==> flow/design.v <==
`timescale 1ns / 1ps
module syn_fifo(
    input clk,
    input rst_n,
    input wr_en_i,
    input [7:0] data_i,
    output full_o,
    input rd_en_i,
    output reg[7:0] data_o,
    output empty_o
    );
    parameter DEPTH =8;
    reg [7:0] mem[0:DEPTH-1];
    reg [2:0] wr_ptr;
    reg [2:0] rd_ptr;
    reg [3:0] count;
    assign full_o = (count == DEPTH);
    assign empty_o = (count == 0);
    always @(posedge clk or negedge rst_n)
    begin
      if(!rst_n) begin
       wr_ptr <= 0;
      end else begin
      if(wr_en_i == 1) begin
       mem[wr_ptr] <= data_i;
        wr_ptr <= wr_ptr + 1; 
       end
    end
    end
      always @(posedge clk or negedge rst_n)
    begin
      if(!rst_n) begin
       rd_ptr <= 0;
      end else begin
      if(rd_en_i == 1) begin
       data_o = mem[rd_ptr];
        rd_ptr <= rd_ptr + 1; 
       end
    end
    end
    always@(posedge clk or negedge rst_n) begin
    if(!rst_n) begin
    count <= 4'd0;
    end
    else begin
     case({wr_en_i, rd_en_i})
      2'b10: count <= count+1;
      2'b01: count <= count-1;
      2'b11: count <= count;
      2'b00: count <= count;
      default: count<=count;
     endcase
  end
  end
endmodule
Tool chain data of syn_fifo. Tool output for the design above, in the order of the flow. Lines are those of the file above, counted from 1. Operators: Yosys type, input widths -> output width; for muxes data width and select width s. A cell with - has no value.

Top module: syn_fifo. Clock port: clk. Standard-cell library: sky130hd. Library corner: tt_025C_1v80.

After elaboration. Yosys after proc, flatten, opt, wreduce and memory -nomap, before mapping. Print and check cells are not counted. Equal cells are merged and count once.

Cells after elaboration: 50. Flip-flop bits (word level): 82. Bits of input ports: 12.

The figure for add/sub/neg operators is 4. Equality and inequality tests: 18. The entry for reduce/logical cells reads 14. For muxes and demuxes the number is 2.

Operator list (count): $pmux 8 s8 (1); $eq 3x3->1 const B (8); $reduce_and 3->1 (8); $eq 3x2->1 const B (4); $pmux 4 s2 (1); $add 3x1->3 const B (2); $eq 3x1->1 const B (2); $logic_not 3->1 (2); $eq 2x2->1 const B (2); $add 4x1->4 const B (1); $sub 4x1->4 const B (1); $eq 4x4->1 const B (1); $logic_not 4->1 (1); $eq 2x1->1 const B (1); $logic_not 2->1 (1); $reduce_and 2->1 (1); $reduce_or 2->1 (1).

Depth. Longest topological path by Yosys (ltp), each cell counted once; first at word level (registers and memories cut), then after technology mapping (sequential cells cut; the memories' decode and read muxes count).

The entry for word-level depth reads 2. Under ABC_AREA stands 0. Gate-level depth with buffers: 9. For depth with buffers taken out the number is 8.

Mapped cells and area. The flow's flattened synthesis, as Yosys stat reports it; memories are mapped. The netlist is that of the ABC_AREA named above (0 if unset); the other value can give another one. The area totals of this step are shown rounded.

Cells by type: sky130_fd_sc_hd__edfxtp_1 (count 72, area in all 2.16E+03 um^2); sky130_fd_sc_hd__dfrtp_1 (count 10, area in all 250.24 um^2); sky130_fd_sc_hd__ha_1 (count 15, area in all 187.68 um^2); sky130_fd_sc_hd__a222oi_1 (count 7, area in all 70.067 um^2); sky130_fd_sc_hd__mux2_2 (count 6, area in all 67.565 um^2); sky130_fd_sc_hd__nand2_1 (count 15, area in all 56.304 um^2); sky130_fd_sc_hd__nor2_1 (count 15, area in all 56.304 um^2); sky130_fd_sc_hd__xor2_1 (count 6, area in all 52.55 um^2); sky130_fd_sc_hd__a221oi_1 (count 5, area in all 43.792 um^2); sky130_fd_sc_hd__a22o_1 (count 4, area in all 35.034 um^2); sky130_fd_sc_hd__a41oi_1 (count 4, area in all 35.034 um^2); sky130_fd_sc_hd__a31oi_1 (count 5, area in all 31.28 um^2); sky130_fd_sc_hd__mux2_4 (count 2, area in all 30.029 um^2); sky130_fd_sc_hd__inv_1 (count 7, area in all 26.275 um^2); sky130_fd_sc_hd__buf_6 (count 2, area in all 22.522 um^2); sky130_fd_sc_hd__nor4_4 (count 1, area in all 21.27 um^2); sky130_fd_sc_hd__buf_2 (count 4, area in all 20.019 um^2); sky130_fd_sc_hd__mux2i_1 (count 2, area in all 20.019 um^2).

Other cell types: 18; their cells: 27.

The figure for mapped cells is 209. The entry for flip-flops reads 82. Buffer cells: 8. Cell area after synthesis: 3360 um^2.

Path before layout. OpenSTA on the mapped netlist: ideal clock, no wires. The path of least setup slack (recovery checks aside). Input and output delay are each 20% of the period. Register names are those of the netlist, which keeps one name where synthesis merged equal registers.

Path type: in2reg. Start: input wr_en_i. End: register count[2]. The entry for launch time at the first pin reads 568 ps. The entry for clock period reads 2840 ps. For driving pins on the path the number is 9. Data required time: 2714 ps. Setup time: 126 ps. Under delay of the path stands 1539 ps. The entry for arrival reads 1981 ps. The figure for path slack is 733 ps. For synthesis period reached the number is 2107 ps.

"delay of the path" is the arrival time less input delay plus setup time. "driving pins on the path": output pins that drive a net of the path, with the launching flip-flop's if there is one; two outputs of one cell count as two. "synthesis period reached" = period - worst setup slack (recovery checks aside). The figure is calculated, with input and output delays left at 20% of the set period. Between the ends stands the longest chain of elaborated cells between them, by number of cells; it is not shown to be the way that was timed. Of several equally long chains one is given. A line is the first line of the expression or statement that the cell stems from. Yosys adds cells for indexed reads and writes and turns some case tables into memories. At most two assigning lines are given for a register; there are more.

Path through: sky130_fd_sc_hd__clkbuf_1 -> sky130_fd_sc_hd__inv_1 -> sky130_fd_sc_hd__ha_1 -> sky130_fd_sc_hd__xor2_1 -> sky130_fd_sc_hd__ha_1 -> sky130_fd_sc_hd__a21oi_1 -> sky130_fd_sc_hd__xor2_1 -> sky130_fd_sc_hd__nor2_1 -> sky130_fd_sc_hd__xor2_1. Cells in the longest elaborated chain: 2. Under elaborated cells between the ends (all ways) stands 6. Classes of those cells: eq/ne (3); mux (1); reduce/logical (2).

RTL lines, path after synthesis: start: declaration (line 5) `input wr_en_i,`; $eq 2x1->1 (line 46) `case({wr_en_i, rd_en_i})`; $pmux 4 s2 (line 46); end: assignment (line 47) `2'b10: count <= count+1;`; end: assignment (line 48) `2'b01: count <= count-1;`; end: declaration (line 16) `reg [3:0] count;`.

Path in the finished layout. Path of least setup slack in the final report of flow run A (OpenROAD, finished layout, wires in). Where an end is a register, its clock arrival counts in the times. The path's times are printed in steps of 10 ps; the period is the one set.

Path type: reg2reg. Start: register rd_ptr[0]. End: register data_o[7]. The entry for arrival reads 1970 ps. For driving pins on the path the number is 6. Setup time: 240 ps. The figure for path slack is 80 ps. The entry for clock period reads 1950 ps. The entry for launch time at the first pin reads 350 ps. Data required time: 2060 ps.

Between the ends stands the longest chain of elaborated cells between them, by number of cells; it is not shown to be the way that was timed. Of several equally long chains one is given.

Path through: sky130_fd_sc_hd__dfrtp_2 -> sky130_fd_sc_hd__ha_4 -> sky130_fd_sc_hd__ha_4 -> sky130_fd_sc_hd__a222oi_1 -> sky130_fd_sc_hd__o21ai_1 -> sky130_fd_sc_hd__mux2_4. Cells in the longest elaborated chain: 2. Under elaborated cells between the ends (all ways) stands 9. Classes of those cells: eq/ne (7); mux (1); reduce/logical (1).

RTL lines, path after layout: start: declaration (line 15) `reg [2:0] rd_ptr;`; start: assignment (line 33) `rd_ptr <= 0;`; start: assignment (line 37) `rd_ptr <= rd_ptr + 1;`; $eq 3x3->1 (line 36) `data_o = mem[rd_ptr];`; $pmux 8 s8 (line 36); end: assignment (line 36); end: declaration (line 9) `output reg[7:0] data_o,`.

==> results <==
syn_fifo through Yosys and OpenROAD on sky130hd: 2 stored runs, unordered, with their settings and measured results. The constraints put input and output delay at 20% of the set period each and load the outputs with 0.01 pF. "reached clock period" means the clock period less the worst setup slack. The figure is calculated, with input and output delays left at 20% of the set period. "critical path time": the worst setup path's part of the clock period (all of it between registers, 20% less for each end at a port) less its slack. A launch clock that arrives late makes it longer, a capture clock that arrives late makes it shorter. By "total design power" is meant OpenSTA's value without simulated activity: inputs other than the clock are taken to toggle once in ten clock periods, and the tool carries that through the logic. "critical path time" is given in steps of 10 ps. The measured numbers are rounded.

Flow run A has these settings: period_ns 1.95; SETUP_SLACK_MARGIN 0.04; CAP_MARGIN 20; CORE_MARGIN 2; CORE_UTILIZATION 40; SLEW_MARGIN 20. The standard-cell area after routing comes to 4,210 um^2. The synthesized cell area reads 3,360 um^2. The utilization is 51.5%. The critical path time comes to 1,870 ps. Worst setup path kind: reg2reg. The setup TNS reads 0 ps. The measured area of the die is 9,150 um^2. The measured total design power is 5,920 uW. The worst setup slack after layout is 85 ps. The reached clock period stands at 1,865 ps.

Flow run B has these settings: period_ns 1.21; CORE_UTILIZATION 52; SETUP_SLACK_MARGIN 0.17; PLACE_DENSITY 0.66; CORE_ASPECT_RATIO 1.0; CELL_PAD_IN_SITES_GLOBAL_PLACEMENT 2; TNS_END_PERCENT 20; ABC_AREA 0; GPL_TIMING_DRIVEN 1; CAP_MARGIN 20; CORE_MARGIN 2; SLEW_MARGIN 20. The reached clock period stands at 1,856 ps. The critical path time comes to 1,860 ps. Worst setup path kind: reg2reg. The measured total design power is 10,600 uW. The worst setup slack after layout is -646 ps. The standard-cell area after routing comes to 4,600 um^2. The utilization is 72.8%. The setup TNS reads -12,500 ps. The measured area of the die is 7,120 um^2. The synthesized cell area reads 3,360 um^2.
